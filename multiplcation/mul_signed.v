==> flow/design.v <==
module mul_signed #(
    parameter WIDTH = 8
) (
    input clkin,
    input signed [WIDTH-1:0] a_in,
    input signed [WIDTH-1:0] b_in,
    output ready,
    output sign,
    output reg [2*WIDTH-2:0] product
);
    reg prod_ready;
    reg [WIDTH-1:0] a_temp;
    reg [WIDTH-1:0] b_temp;
    reg [2*WIDTH-2:0] product_op;
    reg [WIDTH-1:0] b_op;
    reg [2*WIDTH-2:0] a_op;
    wire [WIDTH-1:0] a_abs = a_in[WIDTH-1] ? -a_in : a_in;
    wire [WIDTH-1:0] b_abs = b_in[WIDTH-1] ? -b_in : b_in;
    initial begin
        a_temp = 0;
        b_temp = 0;
        prod_ready = 0;
    end
    assign new_vlaue = a_in != a_temp || b_in != b_temp;
    assign ready = prod_ready && !new_vlaue;
    assign sign = a_in[WIDTH-1] ^ b_in[WIDTH-1];
    always @(posedge clkin) begin
        if (new_vlaue) begin
            a_temp <= a_in;
            b_temp <= b_in;
            if (a_abs > b_abs) begin
                a_op <= a_abs;
                b_op <= b_abs;
            end else begin
                a_op <= b_abs;
                b_op <= a_abs;
            end
            product_op <= 0;
            prod_ready <= 0;
        end
        else if (!prod_ready) begin
            if (b_op != 0) begin
                if (b_op[0])
                    product_op <= product_op + a_op;
                a_op <= a_op << 1;
                b_op <= b_op >> 1;
            end
            else begin
                product <= sign ? -product_op : product_op;
                prod_ready <= 1;
            end
        end
    end
endmodule
Step by step through the tools: mul_signed
Tool output for the design above, in the order of the flow.
Line numbers count from 1 in the design file above.
Cell names lack the library's common part.
{"block": "design", "top": "mul_signed", "clock_port": "clkin", "lib": "sky130hd", "pvt_corner": "tt_025C_1v80"}

Word-level counts
Source: Yosys, flattened and elaborated, memories not mapped. Widths are those after wreduce. Registers that Yosys merges into a memory's read port (data or address) are not register bits. Print and check cells do not count. Equal cells are merged and count once.
{"block": "word_totals", "regBits": 70, "input_bits": 17, "output_inout_bits": 17, "elab_cells": 40}
{"block": "op_classes", "n_addsub": 4, "compare": 1, "equal": 3, "mux": 13, "logic": 4, "reduce_and_logical": 8}
{"block": "op_table", "op": "2-to-1 mux 15 bit", "count": 4}
{"block": "op_table", "op": "2-to-1 mux 8 bit", "count": 7}
{"block": "op_table", "op": "!= test 8 bit", "count": 2}
{"block": "op_table", "op": "negation 8 bit", "count": 2}
{"block": "op_table", "op": "adder 15 bit", "count": 1}
{"block": "op_table", "op": "negation 15 bit", "count": 1}
{"block": "op_table", "op": "> comparator 8 bit", "count": 1}
{"block": "op_table", "op": "nonzero test 8 bit", "count": 1}
{"block": "op_table", "op": "AND reduction 3 bit", "count": 2}
{"block": "op_table", "op": "NOT 1 bit", "count": 3}
{"block": "op_table", "op": "!= test 2 x 1 -> 1 bit with constant B", "count": 1}
{"block": "op_table", "op": "AND reduction 2 bit", "count": 1}
{"block": "op_table", "op": "nonzero test 2 bit", "count": 1}
{"block": "op_table", "op": "2-to-1 mux 1 bit", "count": 2}
{"block": "op_table", "op": "XOR 1 bit", "count": 1}
{"block": "op_table", "op": "logical AND 1 bit", "count": 1}
{"block": "op_table", "op": "logical OR 1 bit", "count": 1}
{"block": "op_table", "op": "logical NOT 1 bit", "count": 1}

Logic depth
Depth = most cells in a row (Yosys ltp): at word level without a register or memory, in the mapped netlist without a sequential cell, where the memories' decode and read muxes count.
{"block": "logic_depth", "depth_word": 5, "abc_area": 0, "depth_mapped": 14, "ltp_nobuf": 13}

Netlist
Yosys stat after the flow's synthesis: flattened, memories mapped to cells. It holds for the ABC_AREA given above (unset counts as 0); a run with the other value may have another netlist.
Totals and module areas in this step are rounded.
{"block": "synth_totals", "mapped_cells": 425, "synth_area_um2": 4300, "seqArea_um2": 1900, "ff_cells": 70, "buf_cells": 15}
{"block": "types", "cell_type": "edfxtp_1", "count": 54, "type_area_um2": 1.62E+03}
{"block": "types", "cell_type": "dfxtp_1", "count": 16, "type_area_um2": 320.307}
{"block": "types", "cell_type": "ha_1", "count": 25, "type_area_um2": 312.8}
{"block": "types", "cell_type": "xor2_1", "count": 32, "type_area_um2": 280.269}
{"block": "types", "cell_type": "a21oi_1", "count": 37, "type_area_um2": 185.178}
{"block": "types", "cell_type": "nor2_1", "count": 45, "type_area_um2": 168.912}
{"block": "types", "cell_type": "nand2_1", "count": 38, "type_area_um2": 142.637}
{"block": "types", "cell_type": "xnor2_1", "count": 14, "type_area_um2": 122.618}
{"block": "types", "cell_type": "inv_1", "count": 29, "type_area_um2": 108.854}
{"block": "types", "cell_type": "mux2_4", "count": 5, "type_area_um2": 75.072}
{"block": "types", "cell_type": "mux2_2", "count": 6, "type_area_um2": 67.565}
{"block": "types", "cell_type": "o21ai_0", "count": 13, "type_area_um2": 65.062}
{"block": "types", "cell_type": "mux2i_1", "count": 6, "type_area_um2": 60.058}
{"block": "types", "cell_type": "nor4_1", "count": 9, "type_area_um2": 56.304}
{"block": "types", "cell_type": "a21oi_2", "count": 6, "type_area_um2": 52.55}
{"block": "types", "cell_type": "buf_2", "count": 8, "type_area_um2": 40.038}
{"block": "types", "cell_type": "nor2b_1", "count": 6, "type_area_um2": 37.536}
{"block": "types", "cell_type": "o31ai_1", "count": 5, "type_area_um2": 37.536}
Not listed: further types 31, cells in them 71.

Worst setup path after synthesis
OpenSTA on the mapped netlist: ideal clock, no wires. The path of least setup slack (recovery checks aside). Input and output delay are each 20% of the period. Register names are those of the netlist, which keeps one name where synthesis merged equal registers.
{"block": "synth_path", "kind": "input port to flip-flop", "startpoint": "in b_in[7]", "endpoint": "reg (name not given)", "clock_period_ns": 3.82, "in_delay_ns": 0.764, "setup_ns": 0.406, "t_first_pin_ns": 0.764, "arrival_time_ns": 2.883, "t_required_ns": 3.414, "path_slack_ns": 0.531, "path_delay_ns": 2.525, "driving_pins": 7, "n_path_buf": 3, "period_less_setup_slack_ns": 3.289}
"path_delay_ns" is the arrival time less input delay plus setup time.
"driving_pins" counts driving pins, that of a launching flip-flop among them; a cell with two outputs on the path counts twice.
"period_less_setup_slack_ns" = period - worst setup slack (recovery checks aside). The figure is calculated, with input and output delays left at 20% of the set period.
The rows between start and end are the longest chain of elaborated cells between them; the timing report does not say that the signal goes this way. Where chains are equally long, one stands for them.
A line is the first line of the expression or statement that the cell stems from. Yosys adds cells for indexed reads and writes and turns some case tables into memories.
The path ends at the enable pin of a flip-flop; only ways to that pin are counted.
{"block": "synth_between", "cell_sequence": "buf_2 > xor2_1 > nor4_1 > nand4_1 > buf_2 > buf_2 > nor3_1", "elab_chain_cells": 4, "cells_between": 4, "cone_lines": 1, "cone_classes": "1 x eq/ne; 1 x logic; 2 x reduce/logical"}
{"block": "synth_rtl", "item": "start: declaration", "line_no": 6, "source": "input signed [WIDTH-1:0] b_in,"}
{"block": "synth_rtl", "item": "!= test 8 bit", "line_no": 24, "source": "assign new_vlaue = a_in != a_temp || b_in != b_temp;"}
{"block": "synth_rtl", "item": "logical OR 1 bit", "line_no": 24}
{"block": "synth_rtl", "item": "NOT 1 bit"}
{"block": "synth_rtl", "item": "AND reduction 3 bit"}
{"block": "synth_rtl", "item": "end: assignment", "line_no": 49}
{"block": "synth_rtl", "item": "end: declaration", "line_no": 9}

Worst path after layout
From the final timing report of run B: the path of least setup slack in the routed layout; clock arrival at registers is part of the times.
{"block": "layout_path", "kind": "input port to output port", "startpoint": "in b_in[6]", "endpoint": "out ready", "clock_period_ns": 5.96, "in_delay_ns": 1.19, "out_delay_ns": 1.19, "t_first_pin_ns": 1.19, "arrival_time_ns": 2.95, "t_required_ns": 4.77, "path_slack_ns": 1.82, "driving_pins": 8, "n_path_buf": 4}
The rows between start and end are the longest chain of elaborated cells between them; the timing report does not say that the signal goes this way. Where chains are equally long, one stands for them.
{"block": "layout_between", "cell_sequence": "clkdlybuf4s50_1 > xor2_1 > nor4_1 > nand4_1 > buf_6 > buf_12 > nor2_2 > buf_2", "elab_chain_cells": 4, "cells_between": 4, "cone_lines": 2, "cone_classes": "1 x eq/ne; 3 x reduce/logical"}
{"block": "layout_rtl", "item": "start: declaration", "line_no": 6, "source": "input signed [WIDTH-1:0] b_in,"}
{"block": "layout_rtl", "item": "!= test 8 bit", "line_no": 24, "source": "assign new_vlaue = a_in != a_temp || b_in != b_temp;"}
{"block": "layout_rtl", "item": "logical OR 1 bit", "line_no": 24}
{"block": "layout_rtl", "item": "logical NOT 1 bit", "line_no": 25, "source": "assign ready = prod_ready && !new_vlaue;"}
{"block": "layout_rtl", "item": "logical AND 1 bit", "line_no": 25}
{"block": "layout_rtl", "item": "end: declaration", "line_no": 7, "source": "output ready,"}

Add stored flow runs of mul_signed

Stored flow runs of mul_signed (2 of them; Yosys, OpenROAD, sky130hd). They differ in their settings and are not a sequence. Constraints: input delay and output delay 20% of the set period each, output load 0.01 pF.
"achievedPeriod_ns": clock period set for the run, less the worst setup slack. It is reckoned from that one timing run; input and output delays stay at 20% of the period that was set.
"worst_setup_path_time_ns" is the time allowed to the run's worst setup path (the clock period less input and output delay, where it has them) less its slack. Clock arrival times count: a late capture clock shortens it, a late launch clock lengthens it.
Results are given in rounded form.

{"run": "run A", "settings": { "period_ns": 2.13, "CORE_UTILIZATION": 50, "PLACE_DENSITY": 0.47, "CELL_PAD_IN_SITES_GLOBAL_PLACEMENT": 1, "CELL_PAD_IN_SITES_DETAIL_PLACEMENT": 2, "TNS_END_PERCENT": 5, "ABC_AREA": 1, "GPL_ROUTABILITY_DRIVEN": 1, "CTS_CLUSTER_SIZE": 86, "CTS_CLUSTER_DIAMETER": 83, "SLEW_MARGIN": 10, "MAX_ROUTING_LAYER": "met4", "CAP_MARGIN": 20, "CORE_MARGIN": 2 }, "outcome": "did not finish, placement stopped with DPL-0033"}
{"run": "run B", "settings": { "period_ns": 5.96, "CORE_UTILIZATION": 18, "SETUP_SLACK_MARGIN": 1.73, "PLACE_DENSITY_LB_ADDON": 0.09, "CORE_ASPECT_RATIO": 0.7, "CELL_PAD_IN_SITES_DETAIL_PLACEMENT": 0, "TNS_END_PERCENT": 50, "GPL_TIMING_DRIVEN": 0, "CAP_MARGIN": 0, "SLEW_MARGIN": 5, "MAX_ROUTING_LAYER": "met5", "CORE_MARGIN": 2 }, "results": { "worstSetupSlack_ns": 1.8, "post_route_stdcell_area_um2": 5500, "ws_hold_ns": 0.53, "timing.setup.tns_ns": 0.000, "yosys_chip_area_um2": 4300, "design.die.area_um2": 25000, "achievedPeriod_ns": 4.139, "worst_setup_path_time_ns": 1.76, "worst_path_kind": "input port to output port" }}
